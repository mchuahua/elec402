==> flow/design.v <==
module fsm
#(
    parameter CORRECT_PIN = 14'd1234,
    parameter SAVINGS_FUNDS_AMOUNT = 14'd1000,
    parameter CHEQUING_FUNDS_AMOUNT = 14'd25
)
(
    input logic clk,                             
    input logic rst,                             
    input logic bank_card_insert,                
    input logic deposit_withdrawal_selection,    
    input logic account_selection,               
    input logic [13:0] amount,                   
    input logic [13:0] pin,                      
    output logic open_atm_dispense,              
    output logic open_atm_receive,              
    output logic ready                           
);
    localparam WITHDRAWAL = 1'b0;
    localparam DEPOSIT = 1'b1;
    localparam CHEQUING = 1'b0;
    localparam SAVINGS = 1'b1;
    logic [13:0] savings_local;
    logic [13:0] chequing_local;
    logic [13:0] pin_local;
    enum {
        idle,                        
        pin_check,                   
        select_deposit_withdrawal,   
        deposit_account_selection,   
        deposit_cash_or_check,       
        open_atm_in,                 
        withdrawal_account_selection, 
        withdrawal_amount_selection, 
        withdraw_chequing,           
        withdraw_savings,            
        insufficient_funds_check,    
        open_atm_out,                
        withdraw_card                
    } state, next_state;
    always_comb begin
        case(state)
            open_atm_out:       next_state = withdraw_card;
            open_atm_in:        next_state = withdraw_card;
            withdraw_chequing:  next_state = insufficient_funds_check;
            withdraw_savings:   next_state = insufficient_funds_check;
            default:            next_state = state;
        endcase
    end
    always@(posedge clk) begin
        if (rst) begin
            open_atm_dispense <= 1'b0;
            open_atm_receive <= 1'b0;
            {savings_local, chequing_local, pin_local} <= {SAVINGS_FUNDS_AMOUNT, CHEQUING_FUNDS_AMOUNT, CORRECT_PIN};
            state <= idle;
        end
        else begin
            case(state)
                idle: begin
                    if (bank_card_insert) begin
                        state <= pin_check;
                    end
                end
                pin_check: begin
                    if (pin == pin_local) begin
                        state <= select_deposit_withdrawal;
                    end
                    else begin
                        state <=  idle;
                    end
                end
                select_deposit_withdrawal: begin
                    if (deposit_withdrawal_selection == WITHDRAWAL) begin
                        state <= withdrawal_account_selection;
                    end
                    else begin
                        state <= deposit_account_selection;
                    end
                end
                deposit_account_selection: begin
                    if (account_selection == CHEQUING)
                        chequing_local = chequing_local + amount;
                    else begin
                        savings_local = savings_local + amount;
                    end
                        state <= deposit_cash_or_check;
                end
                deposit_cash_or_check: begin
                    state <= open_atm_in;
                    open_atm_receive = 1;
                end
                withdrawal_account_selection: begin
                    if(account_selection == CHEQUING) begin
                        state <= withdraw_chequing;
                    end
                    else begin
                        state <= withdraw_savings;
                    end
                end
                insufficient_funds_check: begin
                    if (account_selection == CHEQUING && amount <= chequing_local) begin
                        state <= open_atm_out;
                        chequing_local = chequing_local - amount;
                        open_atm_dispense = 1;
                    end
                    else if (account_selection == SAVINGS && amount <= savings_local) begin
                        state <= open_atm_out;
                        savings_local = savings_local - amount;
                        open_atm_dispense = 1;
                    end
                end
                withdraw_card: begin
                    if (~bank_card_insert) begin
                        state <= idle;
                    end
                    open_atm_dispense = 0;
                    open_atm_receive = 0;
                end
                default: state <= next_state;    
            endcase
        end
    end
    assign ready = (state == idle);
endmodule
# Tool chain data of fsm
# What the tools print for fsm, step after step.
# Lines are those of the file above, counted from 1.
# Operators: Yosys type, input widths -> output width; for muxes data width and select width s.
# Library cell names are shortened.
# The mark n/a stands for no value.
# setup
top	fsm
clock	clk
lib	sky130hd
pvt_corner	tt_025C_1v80

# After elaboration
# Counts by Yosys on the flattened word-level netlist (proc, flatten, opt, wreduce; memories kept). Register bits leave out memories and registers merged into their read ports (data or address). Print and check cells are left out. Cells with the same type and inputs are merged into one.
# bits
regBits	62
input_bits	33
output_inout_bits	3
# op_classes
n_addsub	4
n_cmp	2
equal	20
mux	20
bitwise	1
n_reduce_logical	13
# op_table
cell	count
$pmux 32 s8	1
$eq 32x4->1 const B	5
$mux 32	4
$eq 32x3->1 const B	3
$mux 14	5
$eq 32x2->1 const B	2
$pmux 32 s2	1
$pmux 14 s2	2
$eq 32x1->1 const B	1
$logic_not 32->1	1
$add 14x14->14	2
$sub 14x14->14	2
$le 14x14->1	2
$eq 14x11->1 const B	1
$ne 2x2->1 const B	7
$reduce_bool 10->1	1
$reduce_and 4->1	2
$reduce_bool 2->1	3
$reduce_or 2->1	2
$pmux 1 s2	2
$ne 3x3->1 const B	1
$reduce_and 3->1	1
$mux 3	1
$mux 1	3
$logic_and 1x1->1	2
$reduce_and 2->1	1
$mux 2	1
$not 1->1	1

# Logic depth
# Depth = most cells in a row (Yosys ltp): at word level without a register or memory, in the mapped netlist without a sequential cell, where the memories' decode and read muxes count.
# logic_depth
depth_word	5
abc_area	0
mapped_depth	12
depth_no_buf	11

# Mapped cells and area
# Source: synth_stat.txt of the flow (Yosys; design flattened, memories mapped). It holds for the ABC_AREA given above (unset counts as 0); a run with the other value may have another netlist.
# types
type	count	type_area_um2
dfxtp_1	42	840.806
ha_1	54	675.648
a21oi_1	37	185.178
nor2_1	45	168.912
o21ai_0	30	150.144
inv_1	39	146.39
a211oi_1	18	135.13
nand2_1	34	127.622
xnor2_1	11	96.342
nor2b_1	14	87.584
o211ai_1	11	82.579
fa_1	4	80.077
xor2_1	8	70.067
nand3_1	13	65.062
nor3_1	13	65.062
and3_1	10	62.56
a21o_1	8	60.058
mux2i_1	6	60.058
# Not listed: further types 44, cells in them 125.
# mapped
cell_count	522
area_mm2	0.0040902
ff_cells	42
buffers	26

# Path before layout
# OpenSTA on the mapped netlist: ideal clock, no wires. The path of least setup slack (recovery checks aside). Input and output delay are each 20% of the period. Register names are those of the netlist, which keeps one name where synthesis merged equal registers.
# synth_timing
path_type	input port to flip-flop
startpoint	in amount[1]
endpoint	reg savings_local[5]
clock_period_ns	3.79
setup_ns	0.120
launch_ns	0.758
arrival_ns	2.915
required_time_ns	3.670
path_slack_ns	0.755
delay_ns	2.277
stages	9
period_less_setup_slack_ns	3.035
# "delay_ns" is the arrival time less input delay plus setup time.
# "stages": output pins that drive a net of the path, with the launching flip-flop's if there is one; two outputs of one cell count as two.
# "period_less_setup_slack_ns" is the clock period less the worst setup slack; recovery checks do not enter. This is arithmetic on one report: input and output delays are still those of the set period (20% each).
# Between the ends stands the longest chain of elaborated cells between them, by number of cells; it is not shown to be the way that was timed. Of several equally long chains one is given.
# A line is the first line of the expression or statement that the cell stems from. Yosys adds cells for indexed reads and writes and turns some case tables into memories.
# synth_via
cell_sequence	inv_1 > fa_1 > a211oi_1 > o21ai_1 > a21oi_1 > nor2_1 > o41a_1 > buf_2 > a211o_1
elab_chain_cells	5
# synth_lines
item	line	text
start: declaration	13	input logic [13:0] amount,
$le 14x14->1	106	else if (account_selection == SAVINGS && amount <= savings_local) begin
$logic_and 1x1->1	106
$mux 14	106
$mux 14	101	if (account_selection == CHEQUING && amount <= chequing_local) begin
$pmux 14 s2	58	case(state)
end: assignment	84	savings_local = savings_local + amount;
end: assignment	108	savings_local = savings_local - amount;
end: declaration	23	logic [13:0] savings_local;

# Worst path after layout
# Path of least setup slack in the final report of run 1 (OpenROAD, finished layout, wires in). Where an end is a register, its clock arrival counts in the times.
# layout_timing
path_type	input port to flip-flop
startpoint	in amount[0]
endpoint	reg open_atm_dispense
clock_period_ns	4.86
setup_ns	0.11
launch_ns	0.97
arrival_ns	4.04
required_time_ns	5.04
path_slack_ns	1.00
stages	11
# Between the ends stands the longest chain of elaborated cells between them, by number of cells; it is not shown to be the way that was timed. Of several equally long chains one is given.
# At most two assigning lines are given for a register; there are more.
# layout_via
cell_sequence	clkdlybuf4s50_1 > ha_1 > inv_1 > fa_1 > a21o_1 > a221o_2 > a211oi_4 > a31oi_1 > o32ai_1 > nand4_1 > o311ai_0
elab_chain_cells	5
# layout_lines
item	line	text
start: declaration	13	input logic [13:0] amount,
$le 14x14->1	106	else if (account_selection == SAVINGS && amount <= savings_local) begin
$logic_and 1x1->1	106
$mux 1	106
$mux 1	101	if (account_selection == CHEQUING && amount <= chequing_local) begin
$pmux 1 s2	58	case(state)
end: assignment	52	open_atm_dispense <= 1'b0;
end: assignment	104	open_atm_dispense = 1;
end: declaration	15	output logic open_atm_dispense,

FLOW RESULTS
============

Settings and measured results of 2 stored flow runs for module fsm (sky130hd), not sorted in any way. The constraints put input and output delay at 20% of the set period each and load the outputs with 0.01 pF.
"timing.achieved_period_ns": clock period set for the run, less the worst setup slack. It is reckoned from that one timing run; input and output delays stay at 20% of the period that was set.
"worst_path_time_ns" means the part of the period allowed to the worst setup path (the constraints hold back 20% at inputs and 20% at outputs) less its slack; where the path has registers, the arrival times of their clocks count too.

Run 1, flow files:
==> flow/run.sh <==
#!/bin/bash
# the make line also repeats the synthesis and layout settings of config.mk as NAME=value (left out here)
make -C /OpenROAD-flow-scripts/flow DESIGN_CONFIG=/design/flow/config.mk WORK_HOME=/design/flow/orfs CLKGATE_MAP_FILE= finish
==> flow/config.mk <==
export PLATFORM = sky130hd
export DESIGN_NAME = fsm
export DESIGN_NICKNAME = fsm
export VERILOG_FILES = /design/flow/design.v
export SDC_FILE = /design/flow/constraint.sdc
export NUM_CORES = 4
export LEC_CHECK = 0
export ABC_AREA = 0
export CAP_MARGIN = 20
export CORE_ASPECT_RATIO = 0.53
export CORE_MARGIN = 2
export CORE_UTILIZATION = 35
export GPL_TIMING_DRIVEN = 1
export HOLD_SLACK_MARGIN = 0.09
export MAX_ROUTING_LAYER = met5
export PLACE_DENSITY = 0.43
export SETUP_SLACK_MARGIN = 0.79
export SLEW_MARGIN = 20
export TNS_END_PERCENT = 10
==> flow/constraint.sdc <==
create_clock -name core_clock -period 4.86 [get_ports {clk}]
set_input_delay 0.9720 -clock core_clock [delete_from_list [all_inputs] [get_ports {clk}]]
set_output_delay 0.9720 -clock core_clock [all_outputs]
set_load 0.01 [all_outputs]

==> results of run 1, as CSV <==
result,value
fin_tns_ns,0.000
worst_path_time_ns,2.89
worst_setup_path_type,"input port to flip-flop"
post_route_stdcell_area_mm2,0.0047496
design.die.area_mm2,0.0126109
timing.achieved_period_ns,3.857
ys_area_mm2,0.0040902
worst_setup_slack_ns,1.003
post_route_util_frac,0.421

Run 2, flow files:
==> flow/run.sh <==
#!/bin/bash
# the make line also repeats the synthesis and layout settings of config.mk as NAME=value (left out here)
make -C /OpenROAD-flow-scripts/flow DESIGN_CONFIG=/design/flow/config.mk WORK_HOME=/design/flow/orfs CLKGATE_MAP_FILE= finish
==> flow/config.mk <==
export PLATFORM = sky130hd
export DESIGN_NAME = fsm
export DESIGN_NICKNAME = fsm
export VERILOG_FILES = /design/flow/design.v
export SDC_FILE = /design/flow/constraint.sdc
export NUM_CORES = 4
export LEC_CHECK = 0
export CAP_MARGIN = 20
export CORE_MARGIN = 2
export CORE_UTILIZATION = 40
export SLEW_MARGIN = 20
==> flow/constraint.sdc <==
create_clock -name core_clock -period 2.73 [get_ports {clk}]
set_input_delay 0.5460 -clock core_clock [delete_from_list [all_inputs] [get_ports {clk}]]
set_output_delay 0.5460 -clock core_clock [all_outputs]
set_load 0.01 [all_outputs]

==> results of run 2, as CSV <==
result,value
timing.achieved_period_ns,2.721
worst_setup_slack_ns,0.009
post_route_util_frac,0.61
design.die.area_mm2,0.0110502
fin_tns_ns,0.000
worst_path_time_ns,2.17
worst_setup_path_type,"input port to flip-flop"
post_route_stdcell_area_mm2,0.006017
ys_area_mm2,0.0040902
